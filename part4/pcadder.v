==> flow/design.v <==
module pcadder (
    output reg [31:0] PC,
    input CLK,
    input RESET ,
    input signed [7:0] RD_OFFSET,
    input BRANCH,JUMP,ZERO
);
    wire BEQSELECT;
    wire [31:0] PCPLUS4;
    wire[31:0] BEQADDRESS;
    wire signed [31:0] SHIFTLEFTADDRESS;
    wire[31:0] NEXTPC;
    reg signed [31:0]  SIGNEXTNDVALUE;
       always @(RD_OFFSET) begin
        if(RD_OFFSET[7]==1'b0)begin  
            SIGNEXTNDVALUE<=  {24'b000000000000000000000000,RD_OFFSET};
        end
        else if(RD_OFFSET[7]==1'b1)begin 
            SIGNEXTNDVALUE<={24'b111111111111111111111111,RD_OFFSET};
        end
    end
    assign  PCPLUS4 =PC+4; 
    assign #2 SHIFTLEFTADDRESS=(PC+4)+(SIGNEXTNDVALUE<<2);
    and(BEQSELECT,BRANCH,ZERO);
    assign BEQADDRESS=BEQSELECT?SHIFTLEFTADDRESS:PCPLUS4;
    assign NEXTPC=JUMP?SHIFTLEFTADDRESS:BEQADDRESS;
     always @(posedge CLK ) begin
        if(RESET)begin
            PC<= #1 0; 
        end
        else begin
           PC<= #1 NEXTPC;
        end
    end
endmodule
Tool chain data of pcadder
The steps from the RTL of pcadder to its reports follow in flow order.
Lines are those of the file above, counted from 1.
Operators: Yosys type, input widths -> output width; for muxes data width and select width s.
Library cell names are shortened.
Not given: --
Design
  top module: pcadder
  clock: CLK
  standard-cell library: sky130hd
  timing corner: tt_025C_1v80

Word-level counts
Counts by Yosys on the flattened word-level netlist (proc, flatten, opt, wreduce; memories kept). Register bits leave out memories and registers merged into their read ports (data or address); mux counts leave out enables and synchronous resets folded into registers. Print and check cells are left out. Cells with the same type and inputs are merged into one.
Cells by class
  mux-type cells: 3
  $add $sub $neg: 2
  bitwise logic cells: 1
Operators with widths (count)
  $mux 32: 2
  $add 32x3->32 const B: 1
  $add 32x32->32: 1
  $mux 30: 1
  $and 1x1->1: 1
Bit counts
  flip-flop bits (word level): 32
  output and inout bits: 32

Logic depth
Longest topological path by Yosys (ltp), each cell counted once; first at word level (registers and memories cut), then after technology mapping (sequential cells cut; the memories' decode and read muxes count).
Logic depth
  depth after elaboration: 4
  ABC_AREA: 1
  mapped depth: 23
  mapped depth without buffers: 23

Synthesis result
Yosys stat after the flow's synthesis: flattened, memories mapped to cells. It holds for the ABC_AREA given above (unset counts as 0); a run with the other value may have another netlist.
Totals and module areas in this step are rounded.
Synthesis totals
  buffer cells: 9
  cell area after synthesis: 4080 µm²
  sequential area: 601 µm²
  flip-flop cells: 30
  cells in the netlist: 723
Cell types
  nand2_1: count 228, total area 855.821 µm²
  dfxtp_1: count 30, total area 600.576 µm²
  inv_1: count 124, total area 465.446 µm²
  ha_1: count 37, total area 462.944 µm²
  nor2_1: count 77, total area 289.027 µm²
  a21oi_1: count 50, total area 250.24 µm²
  nand3_1: count 49, total area 245.235 µm²
  xor2_1: count 17, total area 148.893 µm²
  o21ai_0: count 21, total area 105.101 µm²
  xnor2_1: count 10, total area 87.584 µm²
  nand4_1: count 9, total area 56.304 µm²
  nor2_2: count 9, total area 56.304 µm²
  o21bai_1: count 7, total area 52.55 µm²
  nor2_4: count 4, total area 45.043 µm²
  nand3_2: count 4, total area 40.038 µm²
  nand2_2: count 5, total area 31.28 µm²
  nor3_1: count 5, total area 25.024 µm²
  o21ai_1: count 5, total area 25.024 µm²
Not listed: further types 19, cells in them 32.

Timing after synthesis
OpenSTA on the mapped netlist: ideal clock, no wires. The path of least setup slack (recovery checks aside). Input and output delay are each 20% of the period. Register names are those of the netlist, which keeps one name where synthesis merged equal registers.
Timing path post-synthesis
  kind: reg-to-reg
  from: reg PC[2]
  to: reg PC[31]
  buffers on the path: 0
  path delay: 2.637 ns
  slack: 0.562 ns
  stages on the path: 22
  period: 3.2 ns
  arrival time: 2.528 ns
  library setup time: 0.109 ns
  synthesis period reached: 2.638 ns
"path delay" = arrival - input delay + setup time.
"stages on the path" counts driving pins, that of a launching flip-flop among them; a cell with two outputs on the path counts twice.
"synthesis period reached" = period - worst setup slack (recovery checks aside). The figure is calculated, with input and output delays left at 20% of the set period.
Between the ends stands the longest chain of elaborated cells between them, by number of cells; it is not shown to be the way that was timed. Of several equally long chains one is given.
Each line given opens the expression or statement behind the cell; cells for indexed reads and writes are added by Yosys, which also makes memories of some case tables.
Between the ends, post-synthesis
  cell sequence: dfxtp_1 -> ha_1 -> inv_1 -> nor2_4 -> nand2_4 -> inv_2 -> nand3_2 -> nor2_1 -> xor2_1 -> inv_1 -> ha_1 -> a21oi_1 -> and2_1 -> nand2_1 -> nand2_1 -> nand2_1 -> inv_1 -> nand2_1 -> nand2_1 -> nand3_1 -> nand2_1 -> inv_1
  length of the longest elaborated chain: 4
  elaborated cells between the ends (all ways): 4
RTL lines, path post-synthesis
  from (decl): line 2  | output reg [31:0] PC,
  from (assign): line 29  | PC<= #1 0;
  from (assign): line 32  | PC<= #1 NEXTPC;
  $add 32x3->32: line 23  | assign #2 SHIFTLEFTADDRESS=(PC+4)+(SIGNEXTNDVALUE<<2);
  $add 32x32->32: line 23
  $mux 32: line 25  | assign BEQADDRESS=BEQSELECT?SHIFTLEFTADDRESS:PCPLUS4;
  $mux 32: line 26  | assign NEXTPC=JUMP?SHIFTLEFTADDRESS:BEQADDRESS;
  to (assign): line 29
  to (assign): line 32
  to (decl): line 2

Timing after layout
From the final timing report of stored run 1: the path of least setup slack in the routed layout; clock arrival at registers is part of the times.
Timing path post-layout
  kind: reg-to-reg
  from: reg PC[2]
  to: reg PC[29]
  library setup time: 0.11 ns
  period: 2.46 ns
  arrival time: 2.83 ns
  stages on the path: 21
  slack: -0.20 ns
  buffers on the path: 1
Between the ends stands the longest chain of elaborated cells between them, by number of cells; it is not shown to be the way that was timed. Of several equally long chains one is given.
Between the ends, post-layout
  cell sequence: dfxtp_4 -> buf_6 -> inv_4 -> nor2_4 -> nand2_2 -> nor2_4 -> nand3_4 -> xor2_4 -> inv_2 -> ha_4 -> nand2_4 -> inv_2 -> nand2_2 -> inv_2 -> nand2_2 -> nor2_1 -> nand2_1 -> nand3_1 -> nand2_1 -> nor2_2 -> nor2_1
  length of the longest elaborated chain: 4
  elaborated cells between the ends (all ways): 4
RTL lines, path post-layout
  from (decl): line 2  | output reg [31:0] PC,
  from (assign): line 29  | PC<= #1 0;
  from (assign): line 32  | PC<= #1 NEXTPC;
  $add 32x3->32: line 23  | assign #2 SHIFTLEFTADDRESS=(PC+4)+(SIGNEXTNDVALUE<<2);
  $add 32x32->32: line 23
  $mux 32: line 25  | assign BEQADDRESS=BEQSELECT?SHIFTLEFTADDRESS:PCPLUS4;
  $mux 32: line 26  | assign NEXTPC=JUMP?SHIFTLEFTADDRESS:BEQADDRESS;
  to (assign): line 29
  to (assign): line 32
  to (decl): line 2

Measured results for pcadder: 2 stored runs of the Yosys and OpenROAD flow on sky130hd. The settings differ; the order carries no meaning. The constraints put input and output delay at 20% of the set period each and load the outputs with 0.01 pF.
"achieved clock period" means the clock period less the worst setup slack. The figure is calculated, with input and output delays left at 20% of the set period.
"worst setup path time" means the part of the period allowed to the worst setup path (the constraints hold back 20% at inputs and 20% at outputs) less its slack; where the path has registers, the arrival times of their clocks count too.
Results are given in rounded form.
[stored run 1] settings: period_ns=2.46, CORE_UTILIZATION=23, SETUP_SLACK_MARGIN=-0.13, PLACE_DENSITY_LB_ADDON=0.12, CORE_ASPECT_RATIO=0.88, ABC_AREA=1, CTS_CLUSTER_SIZE=100, CAP_MARGIN=10, CORE_MARGIN=2, SLEW_MARGIN=20
[stored run 1] result: chip area after synthesis (Yosys) 4080 µm², die area 18800 µm², standard-cell area of the final layout 7380 µm², worst setup slack after layout -0.203 ns, total negative slack -1.83 ns, worst hold slack 0.591 ns, achieved clock period 2.663 ns, worst setup path time 2.66 ns, worst setup path kind reg-to-reg
[stored run 2] settings: period_ns=4.14, SETUP_SLACK_MARGIN=0.3, CAP_MARGIN=20, CORE_MARGIN=2, CORE_UTILIZATION=40, SLEW_MARGIN=20
[stored run 2] result: chip area after synthesis (Yosys) 3290 µm², die area 8960 µm², standard-cell area of the final layout 3970 µm², worst setup slack after layout 0.513 ns, total negative slack 0.000 ns, worst hold slack 0.634 ns, achieved clock period 3.627 ns, worst setup path time 2.80 ns, worst setup path kind input-to-reg
